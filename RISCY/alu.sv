==> flow/design.v <==
`timescale 1ns/100ps 
module alu(CLK, EN, OE, OPCODE, A, B,ALU_OUT, CF, OF, SF, ZF); 
parameter WIDTH = 8; 
output reg [WIDTH - 1:0] ALU_OUT; 
output reg CF, OF, SF, ZF; 
input [3:0] OPCODE; 
input [WIDTH - 1:0] A, B; 
input CLK, EN, OE; 
localparam A_PLUS_B=4'b0010,
	   A_MINUS_B=4'b0011,
	   A_AND_B=4'b0100,
	   A_OR_B=4'b0101,
	   A_XOR_B=4'b0110,
	   NOT_A=4'b0111;
always @(posedge CLK)
begin
if(!EN) begin
ALU_OUT=4'b0000;
end
 case (OPCODE)
 A_PLUS_B: begin
   ALU_OUT = A + B;
   CF  = ALU_OUT[8];
   ZF  = (ALU_OUT == 8'b0);
  end
 A_MINUS_B: begin
   ALU_OUT = A - B;
   CF  = ALU_OUT[8];
   ZF  = (ALU_OUT == 8'b0);
  end
 A_AND_B: begin
   ALU_OUT = A & B;
   ZF  = (ALU_OUT == 8'b0);
  end
 A_OR_B:  begin
    ALU_OUT = A | B;
    ZF  = (ALU_OUT == 8'b0);
   end
A_XOR_B: begin
    ALU_OUT = A ^ B;
    ZF  = (ALU_OUT == 8'b0);
   end
NOT_A: begin   
    ALU_OUT = ~A;
    ZF  = (ALU_OUT == 8'b0);
   end
default: begin
   ALU_OUT = 8'b0;
   CF  = 1'b0;
   ZF = 1'b0;
   OF =1'b0;
   SF=1'b0;
  end
 endcase   
end
endmodule
Tool chain data of alu

What the tools print for alu, step after step.
Line numbers count from 1 in the design file above.
Operators: Yosys type, input widths -> output width; for muxes data width and select width s.
Not given: n/a

Design top: alu
Clock input: CLK
Cell library: sky130hd
Corner: tt_025C_1v80

Word-level counts

Yosys after proc, flatten, opt, wreduce and memory -nomap, before mapping. Enables and synchronous resets that opt folds into registers are not counted as muxes. Memory bits, and registers merged into a memory's read port (data or address), are not among the register bits. Print and check cells are not counted. Equal cells are merged and count once.

Equality and inequality tests: 6
Reduce/logical cells: 6
$add $sub $neg: 2
Shift operators: 0
Magnitude comparators: 0
Divide/modulo/power cells: 0
Multipliers: 0
Bitwise operators: 4
Mux-type cells: 2

Operators by type and width:

| cell               | number |
| $logic_not 8->1    | 6 |
| $pmux 8 s6         | 1 |
| $eq 4x3->1 const B | 4 |
| $eq 4x2->1 const B | 2 |
| $add 8x8->8        | 1 |
| $sub 8x8->8        | 1 |
| $and 8x8->8        | 1 |
| $or 8x8->8         | 1 |
| $xor 8x8->8        | 1 |
| $not 8->8          | 1 |
| $pmux 1 s6         | 1 |

Bits of input ports: 23
Register bits after elaboration: 9
Bits in read-only memories: 0
Memories kept: 0
Output and inout port bits: 12
Clocked read ports x word width: 0
Latch bits: 0
Word-level cells: 22
Bits in writable memories: 0

Depth

Yosys ltp: most cells in a row. Word level: on the elaborated netlist, between registers, memories and ports. Mapped: between sequential cells and ports; inverters and the memories' decode and read muxes count.

Depth in word-level cells: 3
ABC_AREA: 0
Depth in mapped cells: 9
Gate-level depth less buffers: 9

Netlist

Yosys stat after the flow's synthesis: flattened, memories mapped to cells. It holds for the ABC_AREA given above (unset counts as 0); a run with the other value may have another netlist.
The area totals of this step are shown rounded.

Sequential part of the area: 180 µm²
Buffers: 13
Standard cells after synthesis: 194
Mapped flip-flops: 9
Mapped area: 1,600 µm²

Cells by type:

| type                      | number | total area (µm²) |
| sky130_fd_sc_hd__ha_1     | 24     | 300.288 |
| sky130_fd_sc_hd__dfxtp_1  | 9      | 180.173 |
| sky130_fd_sc_hd__inv_1    | 26     | 97.594 |
| sky130_fd_sc_hd__mux4_2   | 4      | 90.086 |
| sky130_fd_sc_hd__a21oi_1  | 12     | 60.058 |
| sky130_fd_sc_hd__o21ai_0  | 11     | 55.053 |
| sky130_fd_sc_hd__xnor2_1  | 6      | 52.55 |
| sky130_fd_sc_hd__buf_4    | 6      | 45.043 |
| sky130_fd_sc_hd__nand2_1  | 12     | 45.043 |
| sky130_fd_sc_hd__nor2_1   | 11     | 41.29 |
| sky130_fd_sc_hd__fa_1     | 2      | 40.038 |
| sky130_fd_sc_hd__xor2_1   | 4      | 35.034 |
| sky130_fd_sc_hd__xnor2_2  | 2      | 32.531 |
| sky130_fd_sc_hd__mux2i_1  | 3      | 30.029 |
| sky130_fd_sc_hd__nand4_1  | 4      | 25.024 |
| sky130_fd_sc_hd__o21bai_1 | 3      | 22.522 |
| sky130_fd_sc_hd__or4_1    | 3      | 22.522 |
| sky130_fd_sc_hd__nor3_1   | 4      | 20.019 |

Not listed: further types 37, cells in them 48.

Timing after synthesis

OpenSTA on the mapped netlist: ideal clock, no wires. The path of least setup slack (recovery checks aside). Input and output delay are each 20% of the period. Register names are those of the netlist, which keeps one name where synthesis merged equal registers.

Kind: input port to flip-flop
Start: input A[0]
End: register ALU_OUT[6]
External input delay: 484 ps
Period: 2,420 ps
Launch time at the first pin: 484 ps
Driving pins on the path: 9
Setup slack: 203 ps
Library setup time: 124 ps
Path buffers: 0
Arrival: 2,093 ps
Required time: 2,296 ps
Delay of the path: 1,733 ps
Synthesis period reached: 2,217 ps

"delay of the path" is the arrival time less input delay plus setup time.
"driving pins on the path": output pins that drive a net of the path, with the launching flip-flop's if there is one; two outputs of one cell count as two.
"synthesis period reached" = period - worst setup slack (recovery checks aside). The figure is calculated, with input and output delays left at 20% of the set period.
The rows between start and end are the longest chain of elaborated cells between them; the timing report does not say that the signal goes this way. Where chains are equally long, one stands for them.
A line is the first line of the expression or statement that the cell stems from. Yosys adds cells for indexed reads and writes and turns some case tables into memories.
At most two assigning lines are given for a register; there are more.

Cell sequence: sky130_fd_sc_hd__inv_1 -> sky130_fd_sc_hd__ha_1 -> sky130_fd_sc_hd__fa_1 -> sky130_fd_sc_hd__o21bai_1 -> sky130_fd_sc_hd__a21oi_1 -> sky130_fd_sc_hd__or4_1 -> sky130_fd_sc_hd__nand3_2 -> sky130_fd_sc_hd__a2bb2oi_1 -> sky130_fd_sc_hd__o21ai_0
Cells in the longest elaborated chain: 2
Elaborated cells between the ends (all ways): 3
Source lines of those cells: 3
Those cells by class: add/sub: 2; mux: 1

Ends and longest elaborated chain, post-synthesis:

| item        | line | source |
| from (decl) | 7    | `input [WIDTH - 1:0] A, B;` |
| $sub 8x8->8 | 27   | `ALU_OUT = A - B;` |
| $pmux 8 s6  | 20   | `case (OPCODE)` |
| to (assign) | 22   | `ALU_OUT = A + B;` |
| to (assign) | 27   |  |
| to (decl)   | 4    | `output reg [WIDTH - 1:0] ALU_OUT;` |

Path in the finished layout

From the final timing report of job 1: the path of least setup slack in the routed layout; clock arrival at registers is part of the times.
The report prints the path's times to 10 ps; the period is as set.

Kind: input port to flip-flop
Start: input A[5]
End: register ZF
Path buffers: 1
Library setup time: 100 ps
Period: 3,720 ps
Launch time at the first pin: 740 ps
Driving pins on the path: 9
External input delay: 740 ps
Setup slack: 840 ps
Required time: 3,870 ps
Arrival: 3,030 ps

The rows between start and end are the longest chain of elaborated cells between them; the timing report does not say that the signal goes this way. Where chains are equally long, one stands for them.
At most two assigning lines are given for a register; there are more.

Cell sequence: sky130_fd_sc_hd__clkdlybuf4s50_1 -> sky130_fd_sc_hd__inv_1 -> sky130_fd_sc_hd__ha_1 -> sky130_fd_sc_hd__o21a_2 -> sky130_fd_sc_hd__o22a_1 -> sky130_fd_sc_hd__o31ai_2 -> sky130_fd_sc_hd__xor2_1 -> sky130_fd_sc_hd__nand3_1 -> sky130_fd_sc_hd__o41ai_2
Cells in the longest elaborated chain: 3
Elaborated cells between the ends (all ways): 13
Source lines of those cells: 13
Those cells by class: add/sub: 2; mux: 1; logic: 4; reduce/logical: 6

Ends and longest elaborated chain, post-layout:

| item            | line | source |
| from (decl)     | 7    | `input [WIDTH - 1:0] A, B;` |
| $sub 8x8->8     | 27   | `ALU_OUT = A - B;` |
| $logic_not 8->1 | 29   | `ZF  = (ALU_OUT == 8'b0);` |
| $pmux 1 s6      | 20   | `case (OPCODE)` |
| to (assign)     | 24   | `ZF  = (ALU_OUT == 8'b0);` |
| to (assign)     | 29   |  |
| to (decl)       | 5    | `output reg CF, OF, SF, ZF;` |

Module alu, platform sky130hd: 2 stored runs of the flow (Yosys, OpenROAD) with differing settings, in no particular order. Input and output delays are each 20% of the period that was set; the output load is 0.01 pF.
"clock period reached" means the clock period less the worst setup slack. The figure is calculated, with input and output delays left at 20% of the set period.
"time used up by the worst setup path": the worst setup path's part of the clock period (all of it between registers, 20% less for each end at a port) less its slack. A launch clock that arrives late makes it longer, a capture clock that arrives late makes it shorter.
"time used up by the worst setup path" is known to 10 ps.
Measured values are rounded.
A setting shown as . is not set for that run.

| setting or result                         | job 1                   | job 2                   |
| period_ns                                 | 3.72                    | 1.77                    |
| CORE_UTILIZATION                          | 65                      | 40                      |
| SETUP_SLACK_MARGIN                        | 0.81                    | .                       |
| PLACE_DENSITY                             | 0.54                    | .                       |
| GPL_TIMING_DRIVEN                         | 1                       | 1                       |
| CTS_CLUSTER_DIAMETER                      | 383                     | .                       |
| CAP_MARGIN                                | 5                       | 20                      |
| MIN_ROUTING_LAYER                         | met1                    | .                       |
| CORE_MARGIN                               | 2                       | 2                       |
| SLEW_MARGIN                               | 20                      | 20                      |
| PLACE_DENSITY_LB_ADDON                    | .                       | 0.19                    |
| HOLD_SLACK_MARGIN                         | .                       | 0.18                    |
| CELL_PAD_IN_SITES_GLOBAL_PLACEMENT        | .                       | 2                       |
| TNS_END_PERCENT                           | .                       | 40                      |
| GPL_ROUTABILITY_DRIVEN                    | .                       | 1                       |
| MAX_ROUTING_LAYER                         | .                       | met4                    |
| chip area after synthesis (Yosys) (µm²)   | 1,600                   | 1,600                   |
| full die area (µm²)                       | 2,800                   | 4,400                   |
| utilization after routing (%)             | 84                      | 75                      |
| smallest setup slack (ps)                 | 840                     | -190                    |
| clock period reached (ps)                 | 2,878                   | 1,958                   |
| time used up by the worst setup path (ps) | 2,130                   | 1,600                   |
| worst setup path type                     | input port to flip-flop | input port to flip-flop |
